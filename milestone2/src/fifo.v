==> flow/design.v <==
`timescale 1ns/1ps
module fifo #(
	      parameter WIDTH     = 8,
	      parameter DEPTH     = 5,
	      parameter ADR_WIDTH = 3
	      )
   (
    input 		   clk,
    input 		   tx_rdy,
    output reg 		   tx_done,
    input [WIDTH-1:0] 	   in_data,
    output reg 		   rx_rdy,
    input 		   rx_done,
    output reg [WIDTH-1:0] out_data,
    output reg 		   empty,
    output reg 		   full
    );
   reg 			   tx_state;
   reg [1:0] 		   rx_state;
   reg [ADR_WIDTH-1:0] 	   count;
   reg [ADR_WIDTH-1:0] 	   front;
   reg [ADR_WIDTH-1:0] 	   back;
   reg [WIDTH-1:0] 	   buffer [DEPTH-1:0];
   reg 			   decr;
   reg 			   incr;
   initial begin
      tx_state = 0;
      tx_done = 0;
      out_data = 0;
      rx_state = 0;
      incr     = 0;
      decr     = 0;
      front    = 0;
      back     = 0;
      count    = 0;
      empty    = 1;
      full     = 0;
   end
   always @(posedge clk) begin
      case (tx_state)
	0: begin
	   if(tx_rdy && !full) begin
	      incr <= 1;
	      tx_done <= 1;
	      tx_state <= 1;
	   end
	   else begin
	      incr <= 0;
	      tx_done <= 0;
	   end
	end
	1: begin
	   if(!tx_rdy) begin
	      tx_done <= 0;
	      incr <= 0;
	      tx_state <= 0;
	   end
	   else begin
	      incr <= 0;
	   end
	end
      endcase  
      case (rx_state)
	0: begin
	   if(!empty) begin
	      rx_rdy <= 1;
	      out_data <= buffer[back];
	      rx_state <= 1;
	   end
	   else begin
	      rx_rdy <= 0;
	      decr <= 0;
	   end
	end
	1: begin
	   if(rx_done) begin
	      decr <= 1;
	      rx_rdy <= 0;      
	      rx_state <= 2;
	   end
	   else begin
	      rx_rdy <= 1;
	   end
	end
	2: begin
	   if(!rx_done) begin
	      decr <= 0;
	      rx_rdy <= 0;
	      rx_state <= 0;
	   end
	   else begin
	      decr <= 0;
	   end
	end
      endcase  
      if (incr && !decr && !full) begin
	 	buffer[front] <= in_data;
	 	count <= count + 1;
	 	empty <= 0;
	 if(count == DEPTH-1)
	   full <= 1;
	 if(front < DEPTH-1)
	   front <= front + 1;
	 else
	   front <= 0;
      end 
      else if (!incr && decr && !empty) begin
	 	out_data <= buffer[back];
	 	count <= count -1;
	 	full <= 0;
		if(count == 1)
			empty <= 1;
		if(back < DEPTH-1)
			back <= back +1;
		else
			back <= 0;
      end
      else if (incr && decr) begin
		out_data <= buffer[back];
		buffer[front] <= in_data;
		if(front < DEPTH-1)
			front <= front +1;
		else
			front <= 0;
		if(back < DEPTH-1)
			back <= back +1;
		else
			back <= 0;
      end	
   end
endmodule  
* Tool chain data of fifo
The steps from the RTL of fifo to its reports follow in flow order.
Line numbers count from 1 in the design file above.
A cell with -- has no value.
- Top :: fifo
- Clock :: clk
- Standard-cell library :: sky130hd
- Library corner :: tt_025C_1v80

* Word-level counts
Source: Yosys, flattened and elaborated, memories not mapped. Widths are those after wreduce. Registers that Yosys merges into a memory's read port (data or address) are not register bits. Print and check cells do not count. Equal cells are merged and count once.
Memory sizes are those after Yosys's memory passes, which may raise the word count (mostly to a power of two), join words into wider ones and drop unused or constant bits.
- Register bits after elaboration :: 26
- RAM bits :: 40
- Memories kept :: 1
- Output and inout bits :: 12
** Memory list
- buffer :: depth 5, bits a word 8, read ports 1, write ports 1, RTL line 23 : reg [WIDTH-1:0] buffer [DEPTH-1:0];
- $add $sub $neg :: 4
- Order comparisons :: 2
- Equal/unequal tests :: 11
- Muxes and demuxes :: 43
- Bitwise operators :: 3
- Reductions and logical operators :: 22
** Operator list (count)
- two-way mux 8 bit :: 10
- two-way mux 3 bit :: 9
- two-way mux 1 bit :: 15
- != test 2 bit (second input constant) :: 6
- AND reduction 2 bit :: 5
- adder 3 x 1 -> 3 bit (second input constant) :: 3
- logical AND 1 bit :: 6
- nonzero test 2 bit :: 3
- less-than comparator 3 bit (second input constant) :: 2
- parallel mux 2 bit (select 3 bit) :: 1
- parallel mux 1 bit (select 3 bit) :: 2
- parallel mux 1 bit (select 2 bit) :: 3
- two-way mux 2 bit :: 3
- logical NOT 1 bit :: 4
- AND reduction 4 bit :: 1
- subtractor 3 x 1 -> 3 bit (second input constant) :: 1
- == test 3 x 1 -> 1 bit (second input constant) :: 1
- == test 3 bit (second input constant) :: 1
- AND reduction 3 bit :: 1
- nonzero test 3 bit :: 1
- inverter 1 bit :: 2
- == test 2 x 1 -> 1 bit (second input constant) :: 1
- != test 2 x 1 -> 1 bit (second input constant) :: 1
- == test 2 bit (second input constant) :: 1
- logical NOT 2 bit :: 1
- bitwise OR 1 bit :: 1

* Longest topological paths
Yosys ltp: most cells in a row. Word level: on the elaborated netlist, between registers, memories and ports. Mapped: between sequential cells and ports; inverters and the memories' decode and read muxes count.
- Depth after elaboration :: 6
- ABC_AREA :: 0
- Gate-level depth with buffers :: 5
- Depth with buffers taken out :: 5

* Mapped cells and area
The flow's flattened synthesis, as Yosys stat reports it; memories are mapped. The netlist is that of the ABC_AREA named above (0 if unset); the other value can give another one.
Totals and module areas in this step are rounded.
- Cells in the netlist :: 155
- Chip area (Yosys) :: 2690 um^2
- Area of sequential cells :: 1872 um^2
- Flip-flops :: 66
** Cells by type
- sky130_fd_sc_hd__edfxtp_1 :: count 55, total area 1.65E+03 um^2
- sky130_fd_sc_hd__dfxtp_1 :: count 11, total area 220.211 um^2
- sky130_fd_sc_hd__mux2_2 :: count 16, total area 180.173 um^2
- sky130_fd_sc_hd__mux4_2 :: count 8, total area 180.173 um^2
- sky130_fd_sc_hd__ha_1 :: count 11, total area 137.632 um^2
- sky130_fd_sc_hd__inv_1 :: count 10, total area 37.536 um^2
- sky130_fd_sc_hd__nor2b_1 :: count 5, total area 31.28 um^2
- sky130_fd_sc_hd__buf_6 :: count 2, total area 22.522 um^2
- sky130_fd_sc_hd__nor2_1 :: count 5, total area 18.768 um^2
- sky130_fd_sc_hd__xnor2_1 :: count 2, total area 17.517 um^2
- sky130_fd_sc_hd__a21boi_0 :: count 2, total area 15.014 um^2
- sky130_fd_sc_hd__a21oi_1 :: count 3, total area 15.014 um^2
- sky130_fd_sc_hd__nand2_1 :: count 4, total area 15.014 um^2
- sky130_fd_sc_hd__nor3b_1 :: count 2, total area 15.014 um^2
- sky130_fd_sc_hd__o21ai_0 :: count 3, total area 15.014 um^2
- sky130_fd_sc_hd__nand2b_1 :: count 2, total area 12.512 um^2
- sky130_fd_sc_hd__nor3b_2 :: count 1, total area 12.512 um^2
- sky130_fd_sc_hd__mux2i_1 :: count 1, total area 10.01 um^2
Other cell types: 11; their cells: 12.

* Timing after synthesis
Path of least setup slack by OpenSTA after synthesis, without wires, with an ideal clock, recovery checks aside; 20% of the period is set as input and as output delay. Where synthesis merged equal registers, the netlist keeps one of their names.
- Kind :: register -> register
- From :: register decr
- To :: memory buffer[4][0]
- Clock period :: 3.44 ns
- Arrival time :: 1.683 ns
- Slack :: 1.359 ns
- Delay of the path :: 2.081 ns
- Driving pins on the path :: 4
- Buffers on the path :: 1
- Period reached after synthesis :: 2.081 ns
"delay of the path" = arrival - input delay + setup time.
"driving pins on the path": output pins that drive a net of the path, with the launching flip-flop's if there is one; two outputs of one cell count as two.
"period reached after synthesis" is the clock period less the worst setup slack; recovery checks do not enter. This is arithmetic on one report: input and output delays are still those of the set period (20% each).
The rows between start and end are the longest chain of elaborated cells between them; the timing report does not say that the signal goes this way. Where chains are equally long, one stands for them.
A line is the first line of the expression or statement that the cell stems from. Yosys adds cells for indexed reads and writes and turns some case tables into memories.
A register here has more assigning lines than the two given.
Only ways into the end's enable, where the timed path ends, are counted here.
- Path through :: sky130_fd_sc_hd__edfxtp_1 > sky130_fd_sc_hd__clkbuf_1 > sky130_fd_sc_hd__o21ai_0 > sky130_fd_sc_hd__nor4b_1
- Length of the longest elaborated chain :: 5
- Elaborated cells on any way between the ends :: 11
- RTL lines with such cells :: 3
** Ends and longest elaborated chain, after synthesis
- from (decl) :: RTL line 24 : reg decr;
- from (assign) :: RTL line 72 : decr <= 0;
- from (assign) :: RTL line 77 : decr <= 1;
- logical NOT 1 bit :: RTL line 96 : if (incr && !decr && !full) begin
- logical AND 1 bit (2 in a row) :: RTL line 96
- two-way mux 1 bit :: RTL line 96
- bitwise OR 1 bit
- to (decl) :: RTL line 23 : reg [WIDTH-1:0] buffer [DEPTH-1:0];

* Path in the finished layout
From the final timing report of entry A: the path of least setup slack in the routed layout; clock arrival at registers is part of the times.
- Kind :: register -> output
- From :: register empty
- To :: output port empty
- Clock period :: 4.58 ns
- Arrival time :: 1.48 ns
- Slack :: 2.19 ns
- Driving pins on the path :: 2
- Buffers on the path :: 1
- Path through :: sky130_fd_sc_hd__dfxtp_1 > sky130_fd_sc_hd__clkdlybuf4s50_1
- Length of the longest elaborated chain :: 0
- Elaborated cells on any way between the ends :: 0
- RTL lines with such cells :: 0
** Ends and longest elaborated chain, after layout
- from (decl) :: RTL line 15 : output reg empty,
- from (assign) :: RTL line 99 : empty <= 0;
- from (assign) :: RTL line 112 : empty <= 1;
- to (decl) :: RTL line 15

Wiki page: fifo / flow data

Measured results for fifo: 2 stored runs of the Yosys and OpenROAD flow on sky130hd. The settings differ; the order carries no meaning. The constraints put input and output delay at 20% of the set period each and load the outputs with 0.01 pF.
By "period reached" is meant the clock period of the run minus its worst setup slack. This is arithmetic on one report: input and output delays are still those of the set period (20% each).
"worst setup path time" is the time allowed to the run's worst setup path (the clock period less input and output delay, where it has them) less its slack. Clock arrival times count: a late capture clock shortens it, a late launch clock lengthens it.
Results are given in rounded form.

* Entry A
** Files
==> flow/run.sh <==
#!/bin/bash
# the make line also repeats the synthesis and layout settings of config.mk as NAME=value (left out here)
make -C /OpenROAD-flow-scripts/flow DESIGN_CONFIG=/design/flow/config.mk WORK_HOME=/design/flow/orfs CLKGATE_MAP_FILE= finish
==> flow/config.mk <==
export PLATFORM = sky130hd
export DESIGN_NAME = fifo
export DESIGN_NICKNAME = fifo
export VERILOG_FILES = /design/flow/design.v
export SDC_FILE = /design/flow/constraint.sdc
export NUM_CORES = 4
export LEC_CHECK = 0
export ABC_AREA = 0
export CAP_MARGIN = 20
export CELL_PAD_IN_SITES_DETAIL_PLACEMENT = 1
export CORE_MARGIN = 2
export CORE_UTILIZATION = 60
export CTS_CLUSTER_DIAMETER = 90
export GPL_ROUTABILITY_DRIVEN = 1
export GPL_TIMING_DRIVEN = 1
export PLACE_DENSITY = 0.79
export SLEW_MARGIN = 20
==> flow/constraint.sdc <==
create_clock -name core_clock -period 4.58 [get_ports {clk}]
set_input_delay 0.9160 -clock core_clock [delete_from_list [all_inputs] [get_ports {clk}]]
set_output_delay 0.9160 -clock core_clock [all_outputs]
set_load 0.01 [all_outputs]
** Results
- Area of the synthesized netlist :: 2,690 um^2
- Standard-cell area after layout :: 3,157 um^2
- Worst hold slack in the final report :: 0.503 ns
- Worst setup path time :: 1.48 ns
- Kind of the worst setup path :: register -> output
- Utilization of the finished layout :: 73.0 %
- Setup slack of the critical path :: 2.186 ns
- Die outline area :: 5,035 um^2
- Period reached :: 2.394 ns

* Entry B
** Files
==> flow/run.sh <==
#!/bin/bash
# the make line also repeats the synthesis and layout settings of config.mk as NAME=value (left out here)
make -C /OpenROAD-flow-scripts/flow DESIGN_CONFIG=/design/flow/config.mk WORK_HOME=/design/flow/orfs CLKGATE_MAP_FILE= finish
==> flow/config.mk <==
export PLATFORM = sky130hd
export DESIGN_NAME = fifo
export DESIGN_NICKNAME = fifo
export VERILOG_FILES = /design/flow/design.v
export SDC_FILE = /design/flow/constraint.sdc
export NUM_CORES = 4
export LEC_CHECK = 0
export CAP_MARGIN = 20
export CELL_PAD_IN_SITES_DETAIL_PLACEMENT = 2
export CELL_PAD_IN_SITES_GLOBAL_PLACEMENT = 0
export CORE_ASPECT_RATIO = 0.58
export CORE_MARGIN = 2
export CORE_UTILIZATION = 54
export CTS_CLUSTER_SIZE = 64
export GPL_ROUTABILITY_DRIVEN = 0
export GPL_TIMING_DRIVEN = 0
export MAX_ROUTING_LAYER = met5
export MIN_ROUTING_LAYER = met2
export PLACE_DENSITY = 0.83
export SETUP_SLACK_MARGIN = 0.51
export SLEW_MARGIN = 20
==> flow/constraint.sdc <==
create_clock -name core_clock -period 3.0 [get_ports {clk}]
set_input_delay 0.6000 -clock core_clock [delete_from_list [all_inputs] [get_ports {clk}]]
set_output_delay 0.6000 -clock core_clock [all_outputs]
set_load 0.01 [all_outputs]
** Results
Did not finish, clock tree synthesis stopped with DPL-0033.
